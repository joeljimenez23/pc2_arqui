==> flow/design.v <==
module mainfsm (
	clk,
	reset,
	Op,
	Funct,
	IRWrite,
	AdrSrc,
	ALUSrcA,
	ALUSrcB,
	ResultSrc,
	NextPC,
	RegW,
	MemW,
	Branch,
	ALUOp,
	shift_op,
	div_op,
	mla_op,
	Instr_7_4,
	Rd
);
	input wire clk;
	input wire reset;
	input wire [1:0] Op;
	input wire [5:0] Funct;
	output wire IRWrite;
	output wire AdrSrc;
	output wire ALUSrcA;
	output wire [1:0] ALUSrcB;
	output wire [1:0] ResultSrc;
	output wire NextPC;
	output wire RegW;
	output wire MemW;
	output wire Branch;
	output wire ALUOp;
	output wire shift_op;
	output wire div_op;
	output wire mla_op;
	input wire [3:0] Instr_7_4;
	input wire [3:0] Rd;
	reg div_op_aux;
	reg mla_op_aux;
	reg shift_op_aux;
	reg [4:0] state;
	reg [4:0] nextstate;
	reg [11:0] controls;
	localparam [4:0] FETCH =   4'b0000;
	localparam [4:0] DECODE =  4'b0001;
	localparam [4:0] MEMADR =  4'b0010;
	localparam [4:0] MEMREAD = 4'b0011;
	localparam [4:0] MEMWB =   4'b0100;
	localparam [4:0] MEMWRITE= 4'b0101;
	localparam [4:0] EXECUTER= 4'b0110;
	localparam [4:0] EXECUTEI= 4'b0111;
	localparam [4:0] ALUWB =   4'b1000;
	localparam [4:0] BRANCH =  4'b1001;
	always @(posedge clk or posedge reset)
		if (reset)
			state <= FETCH;
		else
			state <= nextstate;
	always @(*)
		casex (state)
			FETCH: nextstate = DECODE;
			DECODE:
				case (Op)
					2'b00:
						if (Funct[5])
							nextstate = EXECUTEI;
						else
							nextstate = EXECUTER;
					2'b01: begin
						if (Funct[5:2] == 4'b1100 && Funct[0] == 1'b1 && Rd == 4'b1111 && Instr_7_4 == 4'b0001)
							nextstate = EXECUTER;
						else
							nextstate = MEMADR;
					end
					2'b10: nextstate = BRANCH;
					default: nextstate = FETCH;
				endcase
			EXECUTER: nextstate = ALUWB;
			EXECUTEI: nextstate = ALUWB;
			MEMADR: if (Funct[0]) nextstate = MEMREAD;
							else nextstate = MEMWRITE;
			MEMREAD: nextstate = MEMWB;
			MEMWB: nextstate = FETCH;
			MEMWRITE: nextstate = FETCH;
			ALUWB: nextstate = FETCH;
			BRANCH: nextstate = FETCH;
			default: nextstate = FETCH;
		endcase
	always @(*)
		case (state)
			FETCH: controls = 12'b100010101100;
			DECODE: controls=    12'b000000101100;
			EXECUTER: controls = 12'b000000000001;
			EXECUTEI: controls = 12'b000000000011;
			ALUWB: controls =    12'b000100000000;
			MEMADR: controls = 12'b000000000010;
			MEMWRITE: controls =  12'b001001000000;
			MEMREAD: controls = 12'b000001000000;
			MEMWB: controls = 12'b000100010000;
			BRANCH: controls = 12'b010000100010;
			default: controls = 12'bxxxxxxxxxxxx;
		endcase
	assign {NextPC, Branch, MemW, RegW, IRWrite, AdrSrc, ResultSrc, ALUSrcA, ALUSrcB, ALUOp} = controls;
	always @(*) begin
		mla_op_aux = 0;
		div_op_aux = 0;
		shift_op_aux = 0;
		casex (Op)
			2'b00: begin
				if ((state == EXECUTER || state == EXECUTEI )&& Funct[4:1] == 4'b1101) 
					shift_op_aux = 1;
				if (Instr_7_4 == 4'b1001) begin
					mla_op_aux = 1;
				end
			end
			2'b01: begin
				if (state == EXECUTER && Funct[5:2] == 4'b1100 && Funct[0] == 1'b1 && Rd == 4'b1111 && Instr_7_4 == 4'b0001) begin
					div_op_aux = 1;
				end
			end
			default: begin
				mla_op_aux = 0;
				div_op_aux = 0;
				shift_op_aux = 0;
			end
		endcase
	end
	assign mla_op = mla_op_aux;
	assign div_op = div_op_aux;
	assign shift_op = shift_op_aux;
endmodule
# Step by step through the tools: mainfsm

The steps from the RTL of mainfsm to its reports follow in flow order.
Line numbers count from 1 in the design file above.
Library cell names are shortened.
A cell with n/a has no value.

Design top: mainfsm
Clock port: clk
Standard-cell library: sky130hd
Library corner: tt_025C_1v80

# Word level

Yosys after proc, flatten, opt, wreduce and memory -nomap, before mapping. Enables and synchronous resets that opt folds into registers are not counted as muxes. Memory bits, and registers merged into a memory's read port (data or address), are not among the register bits. Print and check cells are not counted. Equal cells are merged and count once.
Yosys's memory passes give these memory sizes; they may raise the number of words (mostly to a power of two), join words into wider ones and drop unused or constant bits.

Add/subtract/negate cells: 0
Multipliers: 0
Div/mod/pow operators: 0
Magnitude comparators: 0
Equal/unequal tests: 12
Shifts and indexed selects: 0
Mux-type cells: 12
Bitwise operators: 0
Reductions and logical operators: 12

Operators with widths:

| operator                                             | count |
| parallel mux 4 bit (select 5 bit)                    | 1 |
| equality test 4 bit (second input constant)          | 4 |
| parallel mux 4 bit (select 3 bit)                    | 1 |
| 2-to-1 mux 12 bit                                    | 1 |
| logical AND 1 bit                                    | 8 |
| equality test 4 x 1 -> 1 bit (second input constant) | 2 |
| equality test 4 x 2 -> 1 bit (second input constant) | 2 |
| equality test 4 x 3 -> 1 bit (second input constant) | 2 |
| 2-to-1 mux 1 bit                                     | 7 |
| 2-to-1 mux 3 bit                                     | 2 |
| logical NOT 5 bit                                    | 1 |
| equality test 2 x 1 -> 1 bit (second input constant) | 1 |
| equality test 2 bit (second input constant)          | 1 |
| logical NOT 2 bit                                    | 1 |
| OR reduction 2 bit                                   | 1 |
| logical OR 1 bit                                     | 1 |

Register bits after elaboration: 4
Bits in latches: 0
RAM bits: 0
ROM bits: 192
Clocked read ports x word width: 0
Memory cells: 1
Bits of input ports: 18
Output and inout port bits: 15
Cells after elaboration: 38

Memories:

| memory          | words | width | rd ports | wr ports | RTL line | RTL |
| (no name shown) | 16    | 12    | 1        | 0        | 93       | `case (state)` |

# Longest topological paths

Yosys ltp: most cells in a row. Word level: on the elaborated netlist, between registers, memories and ports. Mapped: between sequential cells and ports; inverters and the memories' decode and read muxes count.

Word-level depth: 7
ABC_AREA: 0
Mapped depth: 4
Gate-level depth less buffers: 3

# Netlist

Source: synth_stat.txt of the flow (Yosys; design flattened, memories mapped). It holds for the ABC_AREA given above (unset counts as 0); a run with the other value may have another netlist.

Mapped cells: 54
Synthesis area: 424.2 sq um
Area of sequential cells: 100.1 sq um
Flip-flop cells: 4
Buffers: 6

Cell types:

| type      | count | total area (sq um) |
| dfrtp_1   | 4     | 100.096 |
| inv_1     | 7     | 26.275 |
| a21oi_1   | 4     | 20.019 |
| nor4bb_1  | 2     | 20.019 |
| nor4_1    | 3     | 18.768 |
| a2111oi_2 | 1     | 15.014 |
| buf_4     | 2     | 15.014 |
| nor3_1    | 3     | 15.014 |
| nor3b_1   | 2     | 15.014 |
| nand2b_4  | 1     | 13.763 |
| and3_1    | 2     | 12.512 |
| nand2b_1  | 2     | 12.512 |
| nor4_2    | 1     | 12.512 |
| buf_6     | 1     | 11.261 |
| or3_4     | 1     | 11.261 |
| or4b_1    | 1     | 10.01 |
| nor4b_1   | 1     | 8.758 |
| o22a_1    | 1     | 8.758 |

Not listed: further types 13, cells in them 15.

# Worst setup path after synthesis

Source: OpenSTA report_checks on the synthesized netlist (no wires, ideal clock, input and output delay 20% of the period each), path of least setup slack; recovery checks are left aside. Register names are those of the netlist, which keeps one name where synthesis merged equal registers.

Kind: reg2out
From: register state[0]
To: output port NextPC
Clock period: 2200 ps
External output delay: 440 ps
Launch time at the first pin: 0 ps
Data arrival time: 1345 ps
Data required time: 1760 ps
Slack: 415 ps
Path delay: 1345 ps
Stages on the path: 4
Buffers on the path: 2
Period reached after synthesis: 1785 ps

"path delay" = arrival - input delay + setup time.
A path that ends at an output port has no setup time.
"stages on the path" counts driving pins, that of a launching flip-flop among them; a cell with two outputs on the path counts twice.
"period reached after synthesis" is the clock period less the worst setup slack; recovery checks do not enter. This is arithmetic on one report: input and output delays are still those of the set period (20% each).
The rows between start and end are the longest chain of elaborated cells between them; the timing report does not say that the signal goes this way. Where chains are equally long, one stands for them.
Each line given opens the expression or statement behind the cell; cells for indexed reads and writes are added by Yosys, which also makes memories of some case tables.
The chain passes a memory read, where the word-level depth is cut; so it can be longer than that depth.

Path through: dfrtp_1 clkbuf_1 nor4_1 buf_4
Cells in the longest elaborated chain: 2
Elaborated cells on any way between the ends: 2
Source lines of those cells: 1
Classes of those cells: mux (1); memory (1)

RTL lines, path after synthesis:

| what                 | RTL line | RTL |
| from (assign)        | 59       | `state <= FETCH;` |
| from (assign)        | 61       | `state <= nextstate;` |
| memory (16 x 12 bit) | 93       | `case (state)` |
| 2-to-1 mux 12 bit    | 93       |  |
| to (decl)            | 31       | `output wire NextPC;` |

Some nets on the timed path still bear RTL names; the line given drives or declares the net.

Named nets, after synthesis:

| signal  | RTL line |
| IRWrite | 93 |

Memo
Re: implementation data of mainfsm

mainfsm: 2 stored runs of the Yosys and OpenROAD flow on sky130hd. The settings differ; the order carries no meaning. The constraints put input and output delay at 20% of the set period each and load the outputs with 0.01 pF.

## Run A

==> flow/run.sh <==
#!/bin/bash
# the make line also repeats the synthesis and layout settings of config.mk as NAME=value (left out here)
make -C /OpenROAD-flow-scripts/flow DESIGN_CONFIG=/design/flow/config.mk WORK_HOME=/design/flow/orfs CLKGATE_MAP_FILE= finish
==> flow/config.mk <==
export PLATFORM = sky130hd
export DESIGN_NAME = mainfsm
export DESIGN_NICKNAME = mainfsm
export VERILOG_FILES = /design/flow/design.v
export SDC_FILE = /design/flow/constraint.sdc
export NUM_CORES = 4
export LEC_CHECK = 0
export CAP_MARGIN = 20
export CELL_PAD_IN_SITES_DETAIL_PLACEMENT = 1
export CORE_MARGIN = 7
export CORE_UTILIZATION = 55
export GPL_ROUTABILITY_DRIVEN = 1
export PLACE_DENSITY_LB_ADDON = 0.24
export SLEW_MARGIN = 10
export TNS_END_PERCENT = 70
==> flow/constraint.sdc <==
create_clock -name core_clock -period 1.98 [get_ports {clk}]
set_input_delay 0.3960 -clock core_clock [delete_from_list [all_inputs] [get_ports {clk}]]
set_output_delay 0.3960 -clock core_clock [all_outputs]
set_load 0.01 [all_outputs]

Run A: stopped before the end: floorplanning reported PDN-0185

## Run B

==> flow/run.sh <==
#!/bin/bash
# the make line also repeats the synthesis and layout settings of config.mk as NAME=value (left out here)
make -C /OpenROAD-flow-scripts/flow DESIGN_CONFIG=/design/flow/config.mk WORK_HOME=/design/flow/orfs CLKGATE_MAP_FILE= finish
==> flow/config.mk <==
export PLATFORM = sky130hd
export DESIGN_NAME = mainfsm
export DESIGN_NICKNAME = mainfsm
export VERILOG_FILES = /design/flow/design.v
export SDC_FILE = /design/flow/constraint.sdc
export NUM_CORES = 4
export LEC_CHECK = 0
export CAP_MARGIN = 20
export CORE_MARGIN = 2
export CORE_UTILIZATION = 40
export SETUP_SLACK_MARGIN = 0.07
export SLEW_MARGIN = 20
==> flow/constraint.sdc <==
create_clock -name core_clock -period 1.78 [get_ports {clk}]
set_input_delay 0.3560 -clock core_clock [delete_from_list [all_inputs] [get_ports {clk}]]
set_output_delay 0.3560 -clock core_clock [all_outputs]
set_load 0.01 [all_outputs]

Run B: stopped before the end: routing reported DPL-0038
